==> flow/design.v <==
module keyboard(
    input  logic clk,
    input  logic reset,     
    input  logic [3:0] keys,
    output logic speaker
);
    logic [3:0] keys_sync;
    always_ff @(posedge clk) begin
        keys_sync <= keys;
    end
    logic [1:0] sel;
    logic valid;
    priority_enc prio (
        .keys(keys_sync),
        .sel(sel),
        .valid(valid)
    );
    logic [31:0] selected_p;
    mux4_1_p note_mux (
        .s(sel),
        .valid(valid),
        .p(selected_p)
    );
    upctr #(.width(32)) note_ctr (
        .clk(clk),
        .reset(~reset),    
        .p(selected_p),    
        .tone(speaker)
    );
endmodule
module mux4_1_p #(
    parameter int P_A = 32'd37796,  
    parameter int P_G = 32'd33673,  
    parameter int P_E = 32'd28312,  
    parameter int P_C = 32'd22471   
)(
    input  logic [1:0] s,
    input  logic       valid,
    output logic [31:0] p
);
    assign p = valid ?
                  (s[1] ? (s[0] ? P_C : P_E)
                        : (s[0] ? P_G : P_A))
                : 32'd0;  
endmodule
module priority_enc (
    input  logic [3:0] keys,    
    output logic [1:0] sel,     
    output logic       valid    
);
    always_comb begin
        sel   = 2'b00;
        valid = 1'b0;
        if (!keys[3]) begin
            sel   = 2'b11;
            valid = 1'b1;
        end else if (!keys[2]) begin
            sel   = 2'b10;
            valid = 1'b1;
        end else if (!keys[1]) begin
            sel   = 2'b01;
            valid = 1'b1;
        end else if (!keys[0]) begin
            sel   = 2'b00;
            valid = 1'b1;
        end
    end
endmodule
module upctr #(parameter width= 32)(
    input  logic              clk,
    input  logic              reset,    
    input  logic [width-1:0]  p,        
    output logic              tone
);
    logic [width-1:0] step_counter;
    always_ff @(posedge clk or negedge reset) begin
        if (!reset) begin
            step_counter <= 0;
            tone         <= 0;
        end else if (p == 0) begin
            step_counter <= 0;
            tone         <= 0;
        end else begin
            step_counter <= step_counter + p;
            tone         <= step_counter[width-1];  
        end
    end
endmodule
# Step by step through the tools: keyboard
# What the tools print for keyboard, step after step.
# Lines are those of the file above, counted from 1.
# Cell names lack the library's common part.
# Not given: -
[setup]
top = "keyboard"
clk_port = "clk"
lib = "sky130hd"
lib_corner = "tt_025C_1v80"

# After elaboration
# Counts by Yosys on the flattened word-level netlist (proc, flatten, opt, wreduce; memories kept). Register bits leave out memories and registers merged into their read ports (data or address); mux counts leave out enables and synchronous resets folded into registers. Print and check cells are left out. Cells with the same type and inputs are merged into one.
[bits]
wordCells = 18
ramBits = 0
output_inout_bits = 1
clocked_rd_ports_x_width = 0
latchBits = 0
regBits = 37
input_bits = 6
mem_bits_ro = 0
memories = 0
[classes]
mux = 13
n_eq = 0
n_addsub = 1
n_shift = 0
bitwise = 0
n_mul = 0
compare = 0
div_mod_pow = 0
reduce_logical = 1
[ops]
columns = ["operator", "n"]
rows = [
  ["32-bit two-way mux", 3],
  ["32-bit adder", 1],
  ["32-bit zero test", 1],
  ["14-bit two-way mux", 1],
  ["13-bit two-way mux", 1],
  ["1-bit two-way mux", 6],
  ["2-bit two-way mux", 2],
]

# Depth
# Yosys ltp: most cells in a row. Word level: on the elaborated netlist, between registers, memories and ports. Mapped: between sequential cells and ports; inverters and the memories' decode and read muxes count.
[depth]
word_depth = 8
ABC_AREA = 0
mapped_depth = 14
ltp_nobuf = 13

# After synthesis
# The flow's flattened synthesis, as Yosys stat reports it; memories are mapped. The netlist is that of the ABC_AREA named above (0 if unset); the other value can give another one.
# The area totals of this step are shown rounded.
[types]
columns = ["type", "n", "area_total_um2"]
rows = [
  ["dfrtp_1", 33, 825.792],
  ["ha_1", 17, 212.704],
  ["a21oi_1", 28, 140.134],
  ["o21ai_0", 26, 130.125],
  ["xnor2_1", 11, 96.342],
  ["nand2_1", 25, 93.84],
  ["or3_1", 14, 87.584],
  ["nor2_1", 23, 86.333],
  ["dfxtp_1", 4, 80.077],
  ["xor2_1", 8, 70.067],
  ["a21o_1", 7, 52.55],
  ["and2_1", 7, 43.792],
  ["and3_1", 6, 37.536],
  ["and4_1", 4, 35.034],
  ["nand3_1", 7, 35.034],
  ["clkbuf_1", 8, 30.029],
  ["a2111oi_4", 1, 27.526],
  ["buf_6", 2, 22.522],
]
# Not listed: further types 21, cells in them 34.
[synth_totals]
seqArea_um2 = 905.9
cell_count = 265
ffs = 37
mapped_area_um2 = 2354
buf_cells = 11
# The figures by module come from a second, unflattened synthesis with its own total; it is not the netlist above.
[unflattened]
hier_cells = 412
hier_area_um2 = 3392
# Each row is one instance without its submodules.
[modules]
columns = ["mod", "seq_area_um2", "mod_area_um2", "n_cells", "n_inst"]
rows = [
  ["upctr (width=32)", 825.8, 2984, 364, 1],
  ["mux4_1_p", 0.0, 301.5, 39, 1],
  ["keyboard", 80.1, 83.8, 5, 1],
  ["priority_enc", 0.0, 22.5, 4, 1],
]

# Worst setup path after synthesis
# Source: OpenSTA report_checks on the synthesized netlist (no wires, ideal clock, input and output delay 20% of the period each), path of least setup slack; recovery checks are left aside. Register names are those of the netlist, which keeps one name where synthesis merged equal registers.
[synth_timing]
path_type = "register to register"
startpoint = "register keys_sync[2]"
endpoint = "register note_ctr.step_counter[30]"
t_required_ns = 3.792
arrival_time_ns = 2.810
launch_ns = 0.000
setup_time_ns = 0.078
period_ns = 3.87
delay_ns = 2.888
stages = 13
path_buffers = 3
path_slack_ns = 0.982
period_less_setup_slack_ns = 2.888
# "delay_ns" is the arrival time less input delay plus setup time.
# "stages": output pins that drive a net of the path, with the launching flip-flop's if there is one; two outputs of one cell count as two.
# "period_less_setup_slack_ns" is the clock period less the worst setup slack; recovery checks do not enter. This is arithmetic on one report: input and output delays are still those of the set period (20% each).
# The rows between start and end are the longest chain of elaborated cells between them; the timing report does not say that the signal goes this way. Where chains are equally long, one stands for them.
# A line is the first line of the expression or statement that the cell stems from. Yosys adds cells for indexed reads and writes and turns some case tables into memories.
# A register here has more assigning lines than the two given.
[synth_between]
path_cell_list = "dfxtp_1 > and4_1 > buf_4 > clkbuf_1 > nor2_1 > ha_1 > and4_1 > a221oi_2 > a2111oi_4 > a22oi_2 > buf_6 > or3_1 > a21oi_1"
elab_chain_len = 7
cells_between = 11
cone_lines = 7
classes_between = "1 x add/sub; 9 x mux; 1 x reduce/logical"
[synth_rtl]
columns = ["element", "line_no", "text"]
rows = [
  ["start, declared", 7, "logic [3:0] keys_sync;"],
  ["start, assigned", 9, "keys_sync <= keys;"],
  ["2-bit two-way mux", 57, "end else if (!keys[2]) begin"],
  ["2-bit two-way mux", 54, "if (!keys[3]) begin"],
  ["13-bit two-way mux", 43, ": (s[0] ? P_G : P_A))"],
  ["32-bit two-way mux", 42, "(s[1] ? (s[0] ? P_C : P_E)"],
  ["32-bit two-way mux", 41, "assign p = valid ?"],
  ["32-bit adder", 84, "step_counter <= step_counter + p;"],
  ["32-bit two-way mux", 80, "end else if (p == 0) begin"],
  ["end, assigned", 81, "step_counter <= 0;"],
  ["end, assigned", 84, ""],
  ["end, declared", 75, "logic [width-1:0] step_counter;"],
]

# Path in the finished layout
# From the final timing report of flow run 1: the path of least setup slack in the routed layout; clock arrival at registers is part of the times.
[layout_timing]
path_type = "register to register"
startpoint = "register keys_sync[3]"
endpoint = "register note_ctr.step_counter[18]"
period_ns = 4.94
path_slack_ns = 1.05
stages = 11
launch_ns = 0.29
t_required_ns = 5.15
path_buffers = 0
arrival_time_ns = 4.10
setup_time_ns = 0.09
# The rows between start and end are the longest chain of elaborated cells between them; the timing report does not say that the signal goes this way. Where chains are equally long, one stands for them.
# A register here has more assigning lines than the two given.
[layout_between]
path_cell_list = "dfxtp_1 > and4_1 > inv_2 > and2_1 > ha_1 > and4_1 > a221oi_2 > a2111oi_4 > a22oi_2 > o21ai_0 > a21oi_1"
elab_chain_len = 6
cells_between = 9
cone_lines = 6
classes_between = "1 x add/sub; 7 x mux; 1 x reduce/logical"
[layout_rtl]
columns = ["element", "line_no", "text"]
rows = [
  ["start, declared", 7, "logic [3:0] keys_sync;"],
  ["start, assigned", 9, "keys_sync <= keys;"],
  ["2-bit two-way mux", 54, "if (!keys[3]) begin"],
  ["13-bit two-way mux", 43, ": (s[0] ? P_G : P_A))"],
  ["32-bit two-way mux", 42, "(s[1] ? (s[0] ? P_C : P_E)"],
  ["32-bit two-way mux", 41, "assign p = valid ?"],
  ["32-bit adder", 84, "step_counter <= step_counter + p;"],
  ["32-bit two-way mux", 80, "end else if (p == 0) begin"],
  ["end, assigned", 81, "step_counter <= 0;"],
  ["end, assigned", 84, ""],
  ["end, declared", 75, "logic [width-1:0] step_counter;"],
]

--- measured runs ---
Stored flow runs of keyboard (2 of them; Yosys, OpenROAD, sky130hd). They differ in their settings and are not a sequence. Constraints: input delay and output delay 20% of the set period each, output load 0.01 pF.
"achieved_clock_period_ns" means the clock period less the worst setup slack. The figure is calculated, with input and output delays left at 20% of the set period.
"worst_setup_path_time_ns" means the part of the period allowed to the worst setup path (the constraints hold back 20% at inputs and 20% at outputs) less its slack; where the path has registers, the arrival times of their clocks count too.
"total_power_uw": no workload was simulated; the value follows from the tool's default switching activity.
Results are given in rounded form.

# flow run 1
==> flow/run.sh <==
#!/bin/bash
# the make line also repeats the synthesis and layout settings of config.mk as NAME=value (left out here)
make -C /OpenROAD-flow-scripts/flow DESIGN_CONFIG=/design/flow/config.mk WORK_HOME=/design/flow/orfs CLKGATE_MAP_FILE= finish
==> flow/config.mk <==
export PLATFORM = sky130hd
export DESIGN_NAME = keyboard
export DESIGN_NICKNAME = keyboard
export VERILOG_FILES = /design/flow/design.v
export SDC_FILE = /design/flow/constraint.sdc
export NUM_CORES = 4
export LEC_CHECK = 0
export CAP_MARGIN = 0
export CELL_PAD_IN_SITES_DETAIL_PLACEMENT = 2
export CORE_MARGIN = 2
export CORE_UTILIZATION = 33
export CTS_CLUSTER_DIAMETER = 394
export CTS_CLUSTER_SIZE = 71
export SLEW_MARGIN = 20
==> flow/constraint.sdc <==
create_clock -name core_clock -period 4.94 [get_ports {clk}]
set_input_delay 0.9880 -clock core_clock [delete_from_list [all_inputs] [get_ports {clk}]]
set_output_delay 0.9880 -clock core_clock [all_outputs]
set_load 0.01 [all_outputs]

==> flow run 1: results <==
total_power_uw=1609
ws_hold_ns=0.587
design_die_area_um2=7823
worstSetupSlack_ns=1.050
achieved_clock_period_ns=3.890
synth_area_um2=2354
tns_ns=0.000
cell_area_final_um2=2609
worst_setup_path_time_ns=3.89
critical_path_kind="register to register"
fin_util_frac=0.382

# flow run 2
==> flow/run.sh <==
#!/bin/bash
# the make line also repeats the synthesis and layout settings of config.mk as NAME=value (left out here)
make -C /OpenROAD-flow-scripts/flow DESIGN_CONFIG=/design/flow/config.mk WORK_HOME=/design/flow/orfs CLKGATE_MAP_FILE= finish
==> flow/config.mk <==
export PLATFORM = sky130hd
export DESIGN_NAME = keyboard
export DESIGN_NICKNAME = keyboard
export VERILOG_FILES = /design/flow/design.v
export SDC_FILE = /design/flow/constraint.sdc
export NUM_CORES = 4
export LEC_CHECK = 0
export ABC_AREA = 1
export CAP_MARGIN = 25
export CELL_PAD_IN_SITES_DETAIL_PLACEMENT = 2
export CORE_ASPECT_RATIO = 0.98
export CORE_MARGIN = 2
export CORE_UTILIZATION = 25
export MAX_ROUTING_LAYER = met5
export MIN_ROUTING_LAYER = met1
export PLACE_DENSITY_LB_ADDON = 0.25
export SLEW_MARGIN = 20
export TNS_END_PERCENT = 70
==> flow/constraint.sdc <==
create_clock -name core_clock -period 5.08 [get_ports {clk}]
set_input_delay 1.0160 -clock core_clock [delete_from_list [all_inputs] [get_ports {clk}]]
set_output_delay 1.0160 -clock core_clock [all_outputs]
set_load 0.01 [all_outputs]

==> flow run 2: results <==
total_power_uw=1789
ws_hold_ns=0.531
design_die_area_um2=12540
worstSetupSlack_ns=1.619
achieved_clock_period_ns=3.461
synth_area_um2=2914
tns_ns=0.000
cell_area_final_um2=3302
worst_setup_path_time_ns=3.46
critical_path_kind="register to register"
fin_util_frac=0.287
--- end ---

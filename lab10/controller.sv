==> flow/design.v <==
module aludec(input  logic       opb5,
              input  logic [2:0] funct3,
              input  logic       funct7b5, 
              input  logic [1:0] ALUOp,
              output logic [2:0] ALUControl);
  logic  RtypeSub;
  assign RtypeSub = funct7b5 & opb5;  
  always_comb
    case(ALUOp)
      2'b00:                ALUControl = 3'b000;  
      2'b01:                ALUControl = 3'b001;  
      default: case(funct3)  
                 3'b000:  if (RtypeSub) 
                            ALUControl = 3'b001;  
                          else          
                            ALUControl = 3'b000;  
		    3'b001:  ALUControl = 3'b100;  
                 3'b010:    ALUControl = 3'b101;  
                 3'b110:    ALUControl = 3'b011;  
                 3'b111:    ALUControl = 3'b010;  
                 default:   ALUControl = 3'bxxx;  
               endcase
    endcase
endmodule
module controller(input  logic       clk,
                  input  logic       reset,  
                  input  logic [6:0] op,
                  input  logic [2:0] funct3,
                  input  logic       funct7b5,
                  input  logic       zero,
                  output logic [1:0] ImmSrc,
                  output logic [1:0] ALUSrcA, ALUSrcB,
                  output logic [1:0] ResultSrc, 
                  output logic       AdrSrc,
                  output logic [2:0] ALUControl,
                  output logic       IRWrite, PCWrite, 
                  output logic       RegWrite, MemWrite);
    logic PCUpdate, Branch;
    logic [1:0] ALUOp;
    logic PCWrite_fsm;
    maindec main_fsm (
        .clk(clk),
        .reset(reset),
        .op(op),
        .PCUpdate(PCUpdate), 
        .PCWrite(PCWrite_fsm),
        .Branch(Branch), 
        .RegWrite(RegWrite),
        .MemWrite(MemWrite), 
        .IRWrite(IRWrite), 
        .ResultSrc(ResultSrc), 
        .ALUSrcB(ALUSrcB), 
        .ALUSrcA(ALUSrcA), 
        .AdrSrc(AdrSrc), 
        .ALUOp(ALUOp)
    );
    aludec ad(
            .opb5(op[5]),
            .funct3(funct3),
            .funct7b5(funct7b5),
            .ALUOp(ALUOp),
            .ALUControl(ALUControl)
        );
    instrdec id(
        .op(op),
        .ImmSrc(ImmSrc)
    );
    assign PCWrite = PCWrite_fsm | (Branch & zero) | PCUpdate;  
endmodule
module instrdec(
    input  logic [6:0] op,
    output logic [1:0] ImmSrc
);
    always_comb begin
        case (op)
            7'b0110011: ImmSrc = 2'b00;  
            7'b0010011: ImmSrc = 2'b00;  
            7'b0000011: ImmSrc = 2'b00;  
            7'b0100011: ImmSrc = 2'b01;  
            7'b1100011: ImmSrc = 2'b10;  
            7'b1101111: ImmSrc = 2'b11;  
            default:    ImmSrc = 2'b00; 
        endcase
    end
endmodule
module maindec(
    input logic clk, reset,
    input logic [6:0] op, 
    output logic PCWrite, PCUpdate, Branch, RegWrite, MemWrite, IRWrite, AdrSrc, 
    output logic [1:0] ResultSrc, 
    output logic [1:0] ALUSrcB, 
    output logic [1:0] ALUSrcA,  
    output logic [1:0] ALUOp  
);
    typedef enum logic [3:0] {
        FETCH, DECODE, MEMADDR, MEMREAD, MEMWB, MEMWRITE,
        EXECUTER, EXECUTEI, ALUWB, BEQ, JAL
    } state_t;
    localparam lw     = 7'b0000011;
    localparam sw     = 7'b0100011;
    localparam r_type = 7'b0110011;
    localparam i_type = 7'b0010011;
    localparam jal_op = 7'b1101111;
    localparam beq_op = 7'b1100011;
    state_t state, next_state;
    always_ff @(posedge clk or posedge reset) begin
        if (reset) state <= FETCH;
        else       state <= next_state;
    end
    always_comb begin
        PCWrite = 0;
        PCUpdate = 0;
        Branch = 0;
        RegWrite = 0;
        MemWrite = 0;
        IRWrite = 0;
        AdrSrc = 0;
        ResultSrc = 2'b00;
        ALUSrcB = 2'b00;
        ALUSrcA = 2'b00;
        ALUOp   = 2'b00;
        next_state = state;
        case (state)
            FETCH: begin
                next_state = DECODE;
                PCWrite = 1;
                IRWrite = 1;
                ALUSrcB = 2'b10;
                ResultSrc = 2'b10;
            end
            DECODE: begin
                ALUSrcB = 2'b01;
                ALUSrcA = 2'b01;
                if (op == lw || op == sw) next_state = MEMADDR;
                else if (op == r_type)   next_state = EXECUTER;
                else if (op == i_type)   next_state = EXECUTEI;
                else if (op == jal_op)   next_state = JAL;
                else if (op == beq_op)   next_state = BEQ;
            end
            MEMADDR: begin
                ALUSrcB = 2'b01; 
                ALUSrcA = 2'b10; 
                ALUOp = 2'b00; 
                if (op == lw) next_state = MEMREAD;
                else if (op == sw) next_state = MEMWRITE;
            end
            MEMREAD: begin        
                ResultSrc = 2'b00;
                AdrSrc = 1'b1; 
                next_state = MEMWB;
            end
            MEMWB: begin
                RegWrite = 1'b1; 
                ResultSrc = 2'b01; 
                next_state = FETCH;
            end
            MEMWRITE: begin
                MemWrite = 1'b1; 
                ResultSrc = 2'b00; 
                AdrSrc = 1'b1; 
                next_state = FETCH;
            end
            EXECUTER: begin 
                ALUSrcB = 2'b00; 
                ALUSrcA = 2'b10; 
                ALUOp = 2'b10; 
                next_state = ALUWB;
            end
            EXECUTEI: begin
                ALUSrcB = 2'b01; 
                ALUSrcA = 2'b10; 
                ALUOp = 2'b10; 
                next_state = ALUWB;
            end
            ALUWB: begin 
                next_state = FETCH;
                RegWrite = 1'b1; 
                ResultSrc = 2'b00; 
            end
            BEQ: begin
                next_state = FETCH;
                Branch = 1'b1; 
                ResultSrc = 2'b00; 
                ALUSrcB = 2'b00; 
                ALUSrcA = 2'b10; 
                ALUOp = 2'b01; 
            end
            JAL: begin
                next_state = ALUWB;
                PCUpdate = 1'b1; 
                ResultSrc = 2'b00; 
                ALUSrcB = 2'b10; 
                ALUSrcA = 2'b01; 
                ALUOp = 2'b00; 
            end
            default: next_state = FETCH;
        endcase
    end
endmodule
Tool chain data of controller --
The steps from the RTL of controller to its reports follow in flow order. Line numbers count from 1 in the design file above. Cell names lack the library's common part. Not given: -
Set-up: top controller, clock clk, standard-cell library sky130hd, corner tt_025C_1v80

After elaboration --
Source: Yosys, flattened and elaborated, memories not mapped. Widths are those after wreduce. Registers that Yosys merges into a memory's read port (data or address) are not register bits. Print and check cells do not count. Equal cells are merged and count once.
Cells by class: eq/ne operators 23, muxes and demuxes 22, bitwise gates (word level) 4, reduce/logical cells 13
Operators with widths (count):
- 4-bit two-way mux | 7
- 4-bit parallel mux with 5-bit select | 1
- 4-bit by 3-bit == test with 1-bit output with constant B | 4
- 2-bit parallel mux with 2-bit select | 4
- 3-bit parallel mux with 5-bit select | 1
- 7-bit by 6-bit == test with 1-bit output with constant B | 2
- 7-bit == test with constant B | 2
- 4-bit == test with constant B | 3
- 2-bit OR reduction | 5
- 4-bit by 2-bit == test with 1-bit output with constant B | 2
- 7-bit by 2-bit == test with 1-bit output with constant B | 1
- 7-bit by 5-bit == test with 1-bit output with constant B | 1
- 1-bit two-way mux | 7
- 3-bit == test with constant B | 2
- 3-bit OR reduction | 2
- 6-bit by 1-bit != test with 1-bit output with constant B | 1
- 3-bit parallel mux with 2-bit select | 1
- 2-bit parallel mux with 3-bit select | 1
- 4-bit by 1-bit == test with 1-bit output with constant B | 1
- 4-bit zero test | 1
- 4-bit OR reduction | 1
- 3-bit by 1-bit == test with 1-bit output with constant B | 1
- 3-bit by 1-bit != test with 1-bit output with constant B | 1
- 3-bit by 2-bit == test with 1-bit output with constant B | 1
- 3-bit zero test | 1
- 1-bit AND | 2
- 1-bit bitwise OR | 2
- 2-bit by 1-bit == test with 1-bit output with constant B | 1
Not listed: further kinds 3, cells in them 3.
Bit counts: register bits 4, input port bits 14, output and inout port bits 16

Depth --
Depth = most cells in a row (Yosys ltp): at word level without a register or memory, in the mapped netlist without a sequential cell, where the memories' decode and read muxes count.
Logic depth: word-level depth 7, ABC_AREA 0, gate-level depth with buffers 3

Mapped cells and area --
The flow's flattened synthesis, as Yosys stat reports it; memories are mapped. The netlist is that of the ABC_AREA named above (0 if unset); the other value can give another one.
Mapped netlist: standard cells after synthesis 57, synthesis area 581.8 um2, area of sequential cells 276.5 um2, flip-flops 11, buffer cells 2
Cells by type (count):
- dfrtp_1 | 10
- nand4bb_4 | 1
- dfstp_2 | 1
- nand2_1 | 6
- a31oi_1 | 3
- or2_1 | 3
- or3_1 | 3
- a21o_1 | 2
- nor2_1 | 4
- nor3_1 | 3
- nor4b_2 | 1
- and4bb_1 | 1
- nand2b_1 | 2
- inv_1 | 3
- mux2_1 | 1
- nor3_2 | 1
- and3b_1 | 1
- or2_4 | 1
Not listed: further types 9, cells in them 10. By module: a second synthesis without flattening, with its own total; a netlist apart from the flattened one above.
Unflattened totals: cells (unflattened synthesis) 62, area (unflattened synthesis) 609.3 um2
Rows give one instance, submodules left out.
By module:
- maindec | instances 1, cells 45, area 486.7 um2, seq. area 276.5 um2
- aludec | instances 1, cells 10, area 70.1 um2, seq. area 0.0 um2
- instrdec | instances 1, cells 6, area 43.8 um2, seq. area 0.0 um2
- controller | instances 1, cells 1, area 8.8 um2, seq. area 0.0 um2

Worst setup path after synthesis --
Path of least setup slack by OpenSTA after synthesis, without wires, with an ideal clock, recovery checks aside; 20% of the period is set as input and as output delay. Where synthesis merged equal registers, the netlist keeps one of their names.
Path post-synthesis: path kind register to output, start point register main_fsm.state, end point output PCWrite, clock period 1.14 ns, output delay 0.228 ns, launch time at the first pin 0.000 ns, arrival time 0.852 ns, data required time 0.912 ns, slack 0.060 ns, delay of the path 0.852 ns, stages on the path 3, path buffers 0, synthesis period reached 1.08 ns
"delay of the path" is the arrival time less input delay plus setup time. A path that ends at an output port has no setup time. "stages on the path" counts driving pins, that of a launching flip-flop among them; a cell with two outputs on the path counts twice. "synthesis period reached" is the clock period less the worst setup slack; recovery checks do not enter. This is arithmetic on one report: input and output delays are still those of the set period (20% each). Where an end lacks its bit number, it is one bit of the signal, or one of the new flip-flops if synthesis recoded a state register.
On the way, post-synthesis: path through dfstp_2 -> or2_1 -> a21o_1
RTL lines, path post-synthesis:
- start: declaration | RTL line 105 | state_t state, next_state;
- start: assignment | RTL line 107 | if (reset) state <= FETCH;
- start: assignment | RTL line 108 | else       state <= next_state;
- end: declaration | RTL line 36 | output logic       IRWrite, PCWrite,
No chain of elaborated cells between the ends is given. Some nets on the timed path still bear RTL names; the line given drives or declares the net.
Nets with RTL names, path post-synthesis:
- ALUSrcB[1] | RTL line 123 | case (state)

Timing after layout --
From the final timing report of run 2: the path of least setup slack in the routed layout; clock arrival at registers is part of the times.
Path post-layout: path kind register to output, start point register (no name shown), end point output ALUSrcB[0], clock period 1.16 ns, output delay 0.23 ns, launch time at the first pin 0.27 ns, arrival time 1.18 ns, data required time 0.93 ns, slack -0.25 ns, stages on the path 3, path buffers 1
On the way, post-layout: path through dfrtp_1 -> or3_1 -> buf_2
RTL lines, path post-layout:
- end: declaration | RTL line 32 | output logic [1:0] ALUSrcA, ALUSrcB,
No chain of elaborated cells between the ends is given.

Subject: flow runs of controller

Hi,

Top module controller; platform sky130hd; tools Yosys and OpenROAD; 2 stored runs in no particular order. Input and output delays are each 20% of the period that was set; the output load is 0.01 pF.
By "clock period reached" is meant the clock period of the run minus its worst setup slack. This is arithmetic on one report: input and output delays are still those of the set period (20% each).
"critical setup path time" = time allowed to the worst setup path (clock period - input delay - output delay, where it has them) - its slack; a late launch clock adds to it, a late capture clock takes from it.
"power" is the tool's figure for a default switching activity; nothing was simulated.

* Run 1 | settings: period_ns 1.39; CORE_UTILIZATION 66; PLACE_DENSITY 0.79; CORE_ASPECT_RATIO 0.9; CELL_PAD_IN_SITES_DETAIL_PLACEMENT 0; CTS_CLUSTER_DIAMETER 89; CAP_MARGIN 20; CORE_MARGIN 2; SLEW_MARGIN 20 | did not finish, floorplanning stopped with PDN-0185
* Run 2 | settings: period_ns 1.16; CORE_UTILIZATION 21; SETUP_SLACK_MARGIN 0.03; PLACE_DENSITY_LB_ADDON 0.17; CTS_CLUSTER_SIZE 29; SLEW_MARGIN 0; CAP_MARGIN 20; CORE_MARGIN 2 | results: overall die area 3207.5 um2; std-cell area (final layout) 1167.4 um2; utilization 43.5 %; synthesis area 581.8 um2; clock period reached 1.410 ns; summed negative setup slack -1.907 ns; power 0.9606 mW; critical setup path time 1.18 ns; type of the worst setup path register to output; smallest setup slack -0.250 ns

Regards
